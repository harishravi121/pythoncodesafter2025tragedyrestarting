==> flow/design.v <==
`timescale 1ns / 1ps
module fpga_clock_lcd (
    input wire clk,              
    input wire reset,            
    input wire time_travel_btn,  
    output wire [3:0] BCD_seconds_ones,   
    output wire [3:0] BCD_seconds_tens,   
    output wire [3:0] BCD_minutes_ones,   
    output wire [3:0] BCD_minutes_tens,   
    output wire [3:0] BCD_hours_ones,     
    output wire [3:0] BCD_hours_tens      
);
    parameter CLOCK_FREQ = 50_000_000;     
    parameter PRESET_MINUTES = 15;         
    parameter DEBOUNCE_TIME_MS = 20;       
    localparam DEBOUNCE_COUNT_MAX = CLOCK_FREQ / (1000 / DEBOUNCE_TIME_MS);
    reg [25:0] second_counter;     
    reg [25:0] debounce_counter;   
    reg seconds_reg, minutes_reg, hours_reg;  
    reg [3:0] seconds_ones_reg, seconds_tens_reg;
    reg [3:0] minutes_ones_reg, minutes_tens_reg;
    reg [3:0] hours_ones_reg, hours_tens_reg;
    reg [3:0] current_seconds_ones, current_seconds_tens;
    reg [3:0] current_minutes_ones, current_minutes_tens;
    reg [3:0] current_hours_ones, current_hours_tens;
    wire second_enable;          
    reg  debounced_btn_reg;      
    wire debounced_btn_pos_edge; 
    always @(posedge clk or posedge reset) begin
        if (reset) begin
            second_counter <= 26'd0;
        end else if (second_counter == CLOCK_FREQ - 1) begin
            second_counter <= 26'd0;
        end else begin
            second_counter <= second_counter + 1'b1;
        end
    end
    assign second_enable = (second_counter == CLOCK_FREQ - 1);
    always @(posedge clk or posedge reset) begin
        if (reset) begin
            debounced_btn_reg <= 1'b0;
            debounce_counter <= 26'd0;
        end else begin
            if (time_travel_btn == 1'b1) begin
                if (debounce_counter < DEBOUNCE_COUNT_MAX) begin
                    debounce_counter <= debounce_counter + 1'b1;
                end else begin
                    debounced_btn_reg <= 1'b1;  
                end
            end else begin
                debounce_counter <= 26'd0;
                debounced_btn_reg <= 1'b0;
            end
        end
    end
    reg debounced_btn_prev;
    always @(posedge clk or posedge reset) begin
      if (reset) begin
        debounced_btn_prev <= 1'b0;
      end else begin
        debounced_btn_prev <= debounced_btn_reg;
      end
    end
    assign debounced_btn_pos_edge = debounced_btn_reg & ~debounced_btn_prev;
    always @(posedge clk or posedge reset) begin
        if (reset) begin
            seconds_ones_reg <= 4'd0;
            seconds_tens_reg <= 4'd0;
            minutes_ones_reg <= 4'd0;
            minutes_tens_reg <= 4'd0;
            hours_ones_reg   <= 4'd0;
            hours_tens_reg   <= 4'd0;
        end else if (debounced_btn_pos_edge) begin
            current_minutes_ones <= minutes_ones_reg;
            current_minutes_tens <= minutes_tens_reg;
            repeat (PRESET_MINUTES) begin
                if (current_minutes_ones == 4'd9) begin
                    current_minutes_ones <= 4'd0;
                    if (current_minutes_tens == 4'd5) begin
                        current_minutes_tens <= 4'd0;
                        if (current_hours_ones == 4'd9 && current_hours_tens == 4'd2) begin
                            current_hours_ones <= 4'd0;
                            current_hours_tens <= 4'd0;
                        end else if (current_hours_ones == 4'd9) begin
                            current_hours_ones <= 4'd0;
                            current_hours_tens <= current_hours_tens + 1'b1;
                        end else begin
                            current_hours_ones <= current_hours_ones + 1'b1;
                        end
                    end else begin
                        current_minutes_tens <= current_minutes_tens + 1'b1;
                    end
                end else begin
                    current_minutes_ones <= current_minutes_ones + 1'b1;
                end
            end
            minutes_ones_reg <= current_minutes_ones;
            minutes_tens_reg <= current_minutes_tens;
        end else if (second_enable) begin
            if (seconds_ones_reg == 4'd9) begin
                seconds_ones_reg <= 4'd0;
                if (seconds_tens_reg == 4'd5) begin
                    seconds_tens_reg <= 4'd0;
                    if (minutes_ones_reg == 4'd9) begin
                        minutes_ones_reg <= 4'd0;
                        if (minutes_tens_reg == 4'd5) begin
                            minutes_tens_reg <= 4'd0;
                            if (hours_ones_reg == 4'd9 && hours_tens_reg == 4'd2) begin
                                hours_ones_reg <= 4'd0;
                                hours_tens_reg <= 4'd0;
                            end else if (hours_ones_reg == 4'd9) begin
                                hours_ones_reg <= 4'd0;
                                hours_tens_reg <= hours_tens_reg + 1'b1;
                            end else begin
                                hours_ones_reg <= hours_ones_reg + 1'b1;
                            end
                        end else begin
                            minutes_tens_reg <= minutes_tens_reg + 1'b1;
                        end
                    end else begin
                        minutes_ones_reg <= minutes_ones_reg + 1'b1;
                    end
                end else begin
                    seconds_tens_reg <= seconds_tens_reg + 1'b1;
                end
            end else begin
                seconds_ones_reg <= seconds_ones_reg + 1'b1;
            end
        end
    end
    assign BCD_seconds_ones = seconds_ones_reg;
    assign BCD_seconds_tens = seconds_tens_reg;
    assign BCD_minutes_ones = minutes_ones_reg;
    assign BCD_minutes_tens = minutes_tens_reg;
    assign BCD_hours_ones   = hours_ones_reg;
    assign BCD_hours_tens   = hours_tens_reg;
endmodule
* From RTL to reports: fpga_clock_lcd
What the tools print for fpga_clock_lcd, step after step. Line numbers count from 1 in the design file above. Operators carry their Yosys type and port widths (W data, S select, Z words). Library cell names are shortened. A cell with n/a has no value.
Inputs: top module fpga_clock_lcd, clock input clk, cell library sky130hd, corner tt_025C_1v80

* Word-level counts
Source: Yosys, flattened and elaborated, memories not mapped. Widths are those after wreduce. Registers that Yosys merges into a memory's read port (data or address) are not register bits. Print and check cells do not count. Equal cells are merged and count once.
Operators by class: $mul 0, shifts and indexed selects 0, add/subtract/negate cells 10, bitwise gates (word level) 4, reductions and logical operators 13, multiplexer cells 24, $lt $le $gt $ge 1, eq/ne operators 11, div/mod/pow operators 0
Operator list (number):
- $mux W26 | 3
- $mux W4 | 19
- $add A26 B1 Y26 const B | 2
- $add A4 B1 Y4 const B | 8
- $lt A26 B20 Y1 const B | 1
- $eq A26 B26 Y1 const B | 1
- $eq A4 B4 Y1 const B | 4
- $eq A4 B3 Y1 const B | 3
- $reduce_bool A2 Y1 | 5
- $reduce_and A7 Y1 | 1
- $reduce_and A3 Y1 | 2
- $reduce_and A6 Y1 | 1
- $reduce_and A2 Y1 | 2
- $eq A4 B2 Y1 const B | 1
- $reduce_and A4 Y1 | 1
- $not A1 Y1 | 3
- $ne A2 B1 Y1 const B | 1
- $ne A2 B2 Y1 const B | 1
- $mux W1 | 2
- $and A1 B1 Y1 | 1
- $logic_and A1 B1 Y1 | 1
Word-level totals: register bits 86, input port bits 3, bits in latches 0, ROM bits 0, RAM bits 0, clocked read ports x word width 0, memories kept 0

* Logic depth
Depth = most cells in a row (Yosys ltp): at word level without a register or memory, in the mapped netlist without a sequential cell, where the memories' decode and read muxes count.
Logic depth: depth after elaboration 7, ABC_AREA 0, gate-level depth with buffers 6, gate-level depth less buffers 6

* Netlist
The flow's flattened synthesis, as Yosys stat reports it; memories are mapped. The netlist is that of the ABC_AREA named above (0 if unset); the other value can give another one. Totals and module areas in this step are rounded.
Synthesis totals: flip-flops 86, cells in the netlist 451, mapped area 0.0046 mm^2, sequential part of the area 0.0022 mm^2
Cell types:
- dfrtp_1 | number 78, total area 1.95E+03 um^2
- xnor2_1 | number 32, total area 280.269 um^2
- edfxtp_1 | number 8, total area 240.23 um^2
- nor2_1 | number 59, total area 221.462 um^2
- xor2_1 | number 17, total area 148.893 um^2
- nand2_1 | number 37, total area 138.883 um^2
- nand3_1 | number 27, total area 135.13 um^2
- nand4_1 | number 19, total area 118.864 um^2
- ha_1 | number 8, total area 100.096 um^2
- nor4_2 | number 6, total area 75.072 um^2
- and4_1 | number 8, total area 70.067 um^2
- mux2_2 | number 6, total area 67.565 um^2
- nor4_4 | number 3, total area 63.811 um^2
- and3_1 | number 10, total area 62.56 um^2
- nor4b_2 | number 4, total area 60.058 um^2
- a21oi_1 | number 10, total area 50.048 um^2
- and2_1 | number 8, total area 50.048 um^2
- o21ai_0 | number 10, total area 50.048 um^2
Not listed: further types 41, cells in them 101.

* Worst setup path after synthesis
Source: OpenSTA report_checks on the synthesized netlist (no wires, ideal clock, input and output delay 20% of the period each), path of least setup slack; recovery checks are left aside. Register names are those of the netlist, which keeps one name where synthesis merged equal registers.
Timing after synthesis: path type register -> register, from register second_counter[0], to register hours_tens_reg[0], setup time 0.125 ns, path slack 0.192 ns, buffers on the path 0, arrival 1.853 ns, stages on the path 7, required time 2.045 ns, delay of the path 1.978 ns, clock period 2.17 ns, period reached after synthesis 1.978 ns
"delay of the path" is the arrival time less input delay plus setup time. "stages on the path" counts driving pins, that of a launching flip-flop among them; a cell with two outputs on the path counts twice. "period reached after synthesis" is the clock period less the worst setup slack; recovery checks do not enter. This is arithmetic on one report: input and output delays are still those of the set period (20% each). Between the ends stands the longest chain of elaborated cells between them, by number of cells; it is not shown to be the way that was timed. Of several equally long chains one is given. A line is the first line of the expression or statement that the cell stems from. Yosys adds cells for indexed reads and writes and turns some case tables into memories. At most two assigning lines are given for a register; there are more.
On the way, after synthesis: path through dfrtp_1 -> ha_1 -> and4_1 -> nand3_1 -> nor3_4 -> and3_1 -> mux2_2, cells in the longest elaborated chain 2
RTL lines, path after synthesis:
- start: declaration | line 17 | reg [25:0] second_counter;
- start: assignment | line 31 | second_counter <= 26'd0;
- start: assignment | line 35 | second_counter <= second_counter + 1'b1;
- $eq A26 B26 Y1 | line 38 | assign second_enable = (second_counter == CLOCK_FREQ - 1);
- $reduce_and A7 Y1
- end: assignment | line 72 | hours_tens_reg   <= 4'd0;
- end: assignment | line 113 | hours_tens_reg <= hours_tens_reg + 1'b1;
- end: declaration | line 22 | reg [3:0] hours_ones_reg, hours_tens_reg;

* Worst path after layout
From the final timing report of run A: the path of least setup slack in the routed layout; clock arrival at registers is part of the times.
Timing after layout: path type register -> register, from register second_counter[1], to register hours_ones_reg[2], setup time 0.11 ns, stages on the path 7, buffers on the path 0, arrival 2.07 ns, required time 1.47 ns, path slack -0.60 ns, clock period 1.24 ns
Between the ends stands the longest chain of elaborated cells between them, by number of cells; it is not shown to be the way that was timed. Of several equally long chains one is given. At most two assigning lines are given for a register; there are more.
On the way, after layout: path through dfrtp_1 -> ha_4 -> and4_4 -> nand4_4 -> nor3_4 -> and4_1 -> mux2_4, cells in the longest elaborated chain 2
RTL lines, path after layout:
- start: declaration | line 17 | reg [25:0] second_counter;
- start: assignment | line 31 | second_counter <= 26'd0;
- start: assignment | line 35 | second_counter <= second_counter + 1'b1;
- $eq A26 B26 Y1 | line 38 | assign second_enable = (second_counter == CLOCK_FREQ - 1);
- $reduce_and A6 Y1
- end: assignment | line 71 | hours_ones_reg   <= 4'd0;
- end: assignment | line 115 | hours_ones_reg <= hours_ones_reg + 1'b1;
- end: declaration | line 22 | reg [3:0] hours_ones_reg, hours_tens_reg;

Wiki page: fpga_clock_lcd / flow data

2 stored runs of fpga_clock_lcd in the flow (synthesis by Yosys, layout by OpenROAD, sky130hd cells), in arbitrary order. Constraints: input delay and output delay 20% of the set period each, output load 0.01 pF.
"period reached" = clock period - worst setup slack. The figure is calculated, with input and output delays left at 20% of the set period.
"worst setup path time" = time allowed to the worst setup path (clock period - input delay - output delay, where it has them) - its slack; a late launch clock adds to it, a late capture clock takes from it.
"power" rests on the timing tool's default activity at the inputs, not on a simulated workload.
Results are given in rounded form.

[run A] flow files
==> flow/run.sh <==
#!/bin/bash
# the make line also repeats the synthesis and layout settings of config.mk as NAME=value (left out here)
make -C /OpenROAD-flow-scripts/flow DESIGN_CONFIG=/design/flow/config.mk WORK_HOME=/design/flow/orfs CLKGATE_MAP_FILE= finish
==> flow/config.mk <==
export PLATFORM = sky130hd
export DESIGN_NAME = fpga_clock_lcd
export DESIGN_NICKNAME = fpga_clock_lcd
export VERILOG_FILES = /design/flow/design.v
export SDC_FILE = /design/flow/constraint.sdc
export NUM_CORES = 4
export LEC_CHECK = 0
export CAP_MARGIN = 20
export CORE_MARGIN = 2
export CORE_UTILIZATION = 16
export CTS_CLUSTER_DIAMETER = 321
export CTS_CLUSTER_SIZE = 100
export MAX_ROUTING_LAYER = met4
export PLACE_DENSITY_LB_ADDON = 0.25
export SETUP_SLACK_MARGIN = 0.35
export SLEW_MARGIN = 25
==> flow/constraint.sdc <==
create_clock -name core_clock -period 1.24 [get_ports {clk}]
set_input_delay 0.2480 -clock core_clock [delete_from_list [all_inputs] [get_ports {clk}]]
set_output_delay 0.2480 -clock core_clock [all_outputs]
set_load 0.01 [all_outputs]

[run A] result: netlist area reported by Yosys 0.0046 mm^2; area of the die 0.03 mm^2; utilization in the final report 28%; setup slack of the critical path -0.60 ns; post-route setup TNS -31 ns; power 0.0061 W; period reached 1.837 ns; worst setup path time 1.84 ns; kind of the worst setup path register -> register

[run B] flow files
==> flow/run.sh <==
#!/bin/bash
# the make line also repeats the synthesis and layout settings of config.mk as NAME=value (left out here)
make -C /OpenROAD-flow-scripts/flow DESIGN_CONFIG=/design/flow/config.mk WORK_HOME=/design/flow/orfs CLKGATE_MAP_FILE= finish
==> flow/config.mk <==
export PLATFORM = sky130hd
export DESIGN_NAME = fpga_clock_lcd
export DESIGN_NICKNAME = fpga_clock_lcd
export VERILOG_FILES = /design/flow/design.v
export SDC_FILE = /design/flow/constraint.sdc
export NUM_CORES = 4
export LEC_CHECK = 0
export CAP_MARGIN = 20
export CORE_ASPECT_RATIO = 0.57
export CORE_MARGIN = 2
export CORE_UTILIZATION = 20
export CTS_CLUSTER_DIAMETER = 323
export CTS_CLUSTER_SIZE = 55
export GPL_ROUTABILITY_DRIVEN = 0
export PLACE_DENSITY_LB_ADDON = 0.15
export SETUP_SLACK_MARGIN = -0.17
export SLEW_MARGIN = 20
==> flow/constraint.sdc <==
create_clock -name core_clock -period 2.12 [get_ports {clk}]
set_input_delay 0.4240 -clock core_clock [delete_from_list [all_inputs] [get_ports {clk}]]
set_output_delay 0.4240 -clock core_clock [all_outputs]
set_load 0.01 [all_outputs]

[run B] result: netlist area reported by Yosys 0.0046 mm^2; area of the die 0.024 mm^2; utilization in the final report 26%; setup slack of the critical path 0.045 ns; post-route setup TNS 0.000 ns; power 0.0037 W; period reached 2.075 ns; worst setup path time 2.08 ns; kind of the worst setup path register -> register
