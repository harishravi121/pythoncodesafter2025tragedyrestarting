==> flow/design.v <==
`timescale 1ns / 1ps
module roulette_wheel (
    input wire clk,               
    input wire reset,             
    input wire spin_button,       
    output wire [3:0] bcd_tens,   
    output wire [3:0] bcd_ones,   
    output wire [1:0] display_mode  
);
    parameter CLOCK_FREQ = 50_000_000;     
    parameter SPIN_TIME_SEC = 5;           
    parameter DEBOUNCE_TIME_MS = 20;       
    localparam DEBOUNCE_COUNT_MAX = (CLOCK_FREQ / 1000) * DEBOUNCE_TIME_MS;
    typedef enum logic [1:0] {IDLE, SPINNING, SHOW_RESULT} roulette_state_t;
    reg roulette_state;
    reg [25:0] second_counter;
    reg [3:0] spin_timer;
    wire second_enable;
    reg [25:0] debounce_counter;
    reg spin_button_debounced;
    reg spin_button_prev_state;
    wire spin_button_pos_edge;
    reg [5:0] lfsr;  
    reg [5:0] winning_number;
    reg [3:0] bcd_tens_reg, bcd_ones_reg;
    always @(posedge clk or posedge reset) begin
        if (reset) begin
            second_counter <= 26'd0;
        end else if (second_counter == CLOCK_FREQ - 1) begin
            second_counter <= 26'd0;
        end else begin
            second_counter <= second_counter + 1'b1;
        end
    end
    assign second_enable = (second_counter == CLOCK_FREQ - 1);
    always @(posedge clk or posedge reset) begin
        if (reset) begin
            spin_button_prev_state <= 1'b0;
            spin_button_debounced <= 1'b0;
            debounce_counter <= 26'd0;
        end else begin
            if (spin_button) begin
                if (debounce_counter < DEBOUNCE_COUNT_MAX) begin
                    debounce_counter <= debounce_counter + 1'b1;
                end else begin
                    spin_button_debounced <= 1'b1;
                end
            end else begin
                spin_button_debounced <= 1'b0;
                debounce_counter <= 26'd0;
            end
            spin_button_prev_state <= spin_button_debounced;
        end
    end
    assign spin_button_pos_edge = spin_button_debounced & ~spin_button_prev_state;
    always @(posedge clk or posedge reset) begin
        if (reset) begin
            lfsr <= 6'h01;  
        end else if (second_enable) begin
            lfsr <= {lfsr[4], lfsr[3], lfsr[2], lfsr[1], lfsr[0], lfsr[5] ^ lfsr[4]};
        end
    end
    always @(posedge clk or posedge reset) begin
        if (reset) begin
            roulette_state <= IDLE;
            spin_timer <= 4'd0;
            winning_number <= 6'd0;
        end else begin
            case (roulette_state)
                IDLE: begin
                    if (spin_button_pos_edge) begin
                        roulette_state <= SPINNING;
                        spin_timer <= 4'd0;
                    end
                end
                SPINNING: begin
                    if (second_enable) begin
                        spin_timer <= spin_timer + 1'b1;
                        if (spin_timer == SPIN_TIME_SEC - 1) begin
                            roulette_state <= SHOW_RESULT;
                            winning_number <= lfsr % 37;
                        end
                    end
                end
                SHOW_RESULT: begin
                    if (spin_button_pos_edge) begin
                        roulette_state <= IDLE;
                    end
                end
                default: roulette_state <= IDLE;
            endcase
        end
    end
    always @(*) begin
        case (roulette_state)
            SHOW_RESULT: begin
                bcd_tens_reg = winning_number / 10;
                bcd_ones_reg = winning_number % 10;
            end
            default: begin
                bcd_tens_reg = 4'b1111;  
                bcd_ones_reg = 4'b1111;
            end
        endcase
    end
    assign bcd_tens = bcd_tens_reg;
    assign bcd_ones = bcd_ones_reg;
    assign display_mode = roulette_state;  
endmodule
# Reports on roulette_wheel
# Tool output for the design above, in the order of the flow.
# Line numbers count from 1 in the design file above.
# Library cell names are shortened.
# The mark -- stands for no value.
dict set report inputs {
  top {roulette_wheel}
  clk_port {clk}
  lib {sky130hd}
  corner {tt_025C_1v80}
}

# Elaborated design
# Source: Yosys, flattened and elaborated, memories not mapped. Widths are those after wreduce. Registers that Yosys merges into a memory's read port (data or address) are not register bits. Print and check cells do not count. Equal cells are merged and count once.
dict set report bits {
  register_bits 59
  romBits 0
  output_inout_bits 10
  input_bits 3
  mem_count 0
  clocked_rd_ports_x_width 0
  latch_bits 0
  elab_cells 32
  ram_bits 0
}
dict set report classes {
  n_eq 6
  n_mux 12
  add_sub_neg 3
  shift 0
  multipliers 0
  n_cmp 1
  reduce_logical 1
  n_logic 3
  div 0
}
# op n
set ops {}
lappend ops {{26-bit two-way mux} 3}
lappend ops {{26-bit by 1-bit adder with 26-bit output (second input constant)} 2}
lappend ops {{26-bit by 20-bit < comparator with 1-bit output (second input constant)} 1}
lappend ops {{26-bit equality test (second input constant)} 1}
lappend ops {{4-bit case mux with 2-bit select} 1}
lappend ops {{4-bit two-way mux} 2}
lappend ops {{1-bit two-way mux} 5}
lappend ops {{2-bit by 1-bit != test with 1-bit output (second input constant)} 2}
lappend ops {{2-bit != test (second input constant)} 2}
lappend ops {{4-bit by 1-bit adder with 4-bit output (second input constant)} 1}
lappend ops {{4-bit by 3-bit equality test with 1-bit output (second input constant)} 1}
lappend ops {{1-bit NOT} 2}
lappend ops {{2-bit AND reduction} 1}
lappend ops {{1-bit case mux with 2-bit select} 1}
lappend ops {{1-bit bitwise AND} 1}

# Logic depth
# Longest topological path by Yosys (ltp), each cell counted once; first at word level (registers and memories cut), then after technology mapping (sequential cells cut; the memories' decode and read muxes count).
dict set report depth {
  ltp_word 4
  abc_area 1
  ltp_mapped 10
  ltp_nobuf 9
}

# Netlist
# The flow's flattened synthesis, as Yosys stat reports it; memories are mapped. The netlist is that of the ABC_AREA named above (0 if unset); the other value can give another one.
dict set report mapped {
  buffers 17
  ffs 59
  mapped_cells 468
  seq_area_um2 1476.4
  area_um2 3448.3
}
# type n type_area_um2
set by_type {}
lappend by_type {dfrtp_1 59 1.48E+03}
lappend by_type {nand2_1 128 480.461}
lappend by_type {nor2_1 70 262.752}
lappend by_type {nand3_1 45 225.216}
lappend by_type {xor2_1 23 201.443}
lappend by_type {inv_1 50 187.68}
lappend by_type {nand4_1 17 106.352}
lappend by_type {buf_4 12 90.086}
lappend by_type {nor3_1 12 60.058}
lappend by_type {ha_1 4 50.048}
lappend by_type {o21ai_0 9 45.043}
lappend by_type {a21oi_1 8 40.038}
lappend by_type {nor2_2 4 25.024}
lappend by_type {nor2_4 2 22.522}
lappend by_type {nor3_2 2 20.019}
lappend by_type {nand3_4 1 17.517}
lappend by_type {nor3_4 1 16.266}
lappend by_type {nand3b_1 2 15.014}
# Not listed: further types 13, cells in them 19.

# Worst setup path after synthesis
# OpenSTA on the mapped netlist: ideal clock, no wires. The path of least setup slack (recovery checks aside). Input and output delay are each 20% of the period. Register names are those of the netlist, which keeps one name where synthesis merged equal registers.
dict set report synth_path {
  path_kind {flip-flop to flip-flop}
  start {reg second_counter[0]}
  end {reg second_counter[14]}
  n_path_buf 0
  path_delay_ns 1.453
  tclk_ns 1.95
  required_ns 1.832
  setup_ns 0.118
  setup_slack_ns 0.497
  t_first_pin_ns 0.000
  path_stages 9
  t_arrival_ns 1.335
  synth_period_reached_ns 1.453
}
# "path_delay_ns" = arrival - input delay + setup time.
# "path_stages" counts driving pins, that of a launching flip-flop among them; a cell with two outputs on the path counts twice.
# "synth_period_reached_ns" is the clock period less the worst setup slack; recovery checks do not enter. This is arithmetic on one report: input and output delays are still those of the set period (20% each).
# The rows between start and end are the longest chain of elaborated cells between them; the timing report does not say that the signal goes this way. Where chains are equally long, one stands for them.
# A line is the first line of the expression or statement that the cell stems from. Yosys adds cells for indexed reads and writes and turns some case tables into memories.
# At most two assigning lines are given for a register; there are more.
dict set report synth_between {
  path_cell_list {dfrtp_1 ha_1 nand2_1 nor3_4 inv_2 nor2_4 nand2_2 clkinv_2 nor2_1}
  elab_chain_len 2
  cone_cells 3
  cone_classes {add/sub: 1; eq/ne: 1; mux: 1}
}
# item line_no
set synth_lines {}
lappend synth_lines {{start: declaration} 16} ;# reg [25:0] second_counter;
lappend synth_lines {{start: assignment} 28} ;# second_counter <= 26'd0;
lappend synth_lines {{start: assignment} 32} ;# second_counter <= second_counter + 1'b1;
lappend synth_lines {{26-bit by 1-bit adder with 26-bit output} 32}
lappend synth_lines {{26-bit two-way mux} 29} ;# end else if (second_counter == CLOCK_FREQ - 1) begin
lappend synth_lines {{end: assignment} 28}
lappend synth_lines {{end: assignment} 32}
lappend synth_lines {{end: declaration} 16}

# Path in the finished layout
# From the final timing report of flow run 1: the path of least setup slack in the routed layout; clock arrival at registers is part of the times.
dict set report layout_path {
  path_kind {flip-flop to output port}
  start {reg roulette_state}
  end {out display_mode[0]}
  output_delay_ns 0.80
  tclk_ns 4.02
  required_ns 3.22
  setup_slack_ns 1.83
  t_first_pin_ns 0.34
  path_stages 2
  n_path_buf 1
  t_arrival_ns 1.39
}
# At most two assigning lines are given for a register; there are more.
dict set report layout_between {
  path_cell_list {dfrtp_1 clkdlybuf4s50_1}
  elab_chain_len 0
  cone_cells 0
  cone_lines 0
}
# item line_no
set layout_lines {}
lappend layout_lines {{start: declaration} 15} ;# reg roulette_state;
lappend layout_lines {{start: assignment} 65} ;# roulette_state <= IDLE;
lappend layout_lines {{start: assignment} 72} ;# roulette_state <= SPINNING;
lappend layout_lines {{end: declaration} 8} ;# output wire [1:0] display_mode

# Measured results for roulette_wheel: 2 stored runs of the Yosys and OpenROAD flow on sky130hd. The settings differ; the order carries no meaning. The constraints put input and output delay at 20% of the set period each and load the outputs with 0.01 pF.
# "period_less_ws_ns" means the clock period less the worst setup slack. The figure is calculated, with input and output delays left at 20% of the set period.
# By "worst_setup_path_time_ns" is meant the share of the clock period that the worst setup path is allowed (20% is reserved at inputs, 20% at outputs), minus its slack. Clock arrival times at its registers enter into it.
# By "power.total_uw" is meant OpenSTA's value without simulated activity: inputs other than the clock are taken to toggle once in ten clock periods, and the tool carries that through the logic.
run="flow run 1" settings period_ns=4.02 CORE_UTILIZATION=48 PLACE_DENSITY_LB_ADDON=0.08 CORE_MARGIN=3 CELL_PAD_IN_SITES_DETAIL_PLACEMENT=0 TNS_END_PERCENT=50 ABC_AREA=1 GPL_ROUTABILITY_DRIVEN=1 CTS_CLUSTER_SIZE=18 CAP_MARGIN=20 SLEW_MARGIN=20
run="flow run 1" results worst_setup_path_time_ns=1.39 worstPathKind="flip-flop to output port" period_less_ws_ns=2.189 ws_setup_ns=1.831 final_util_frac=0.538 design_die_area_um2=8237.4 layout_stdcell_area_um2=3696.0 hold_worst_slack_ns=0.407 power.total_uw=1106 fin_tns_ns=0.000 synthArea_um2=3448.3
run="flow run 2" settings period_ns=3.6 CORE_UTILIZATION=60 GPL_TIMING_DRIVEN=1 GPL_ROUTABILITY_DRIVEN=1 CTS_CLUSTER_SIZE=62 CTS_CLUSTER_DIAMETER=263 MIN_ROUTING_LAYER="met2" MAX_ROUTING_LAYER="met5" CAP_MARGIN=20 CORE_MARGIN=2 SLEW_MARGIN=20
run="flow run 2" results worst_setup_path_time_ns=2.34 worstPathKind="flip-flop to flip-flop" period_less_ws_ns=2.342 ws_setup_ns=1.258 final_util_frac=0.682 design_die_area_um2=5650.5 layout_stdcell_area_um2=3284.4 hold_worst_slack_ns=0.376 power.total_uw=1361 fin_tns_ns=0.000 synthArea_um2=3039.2
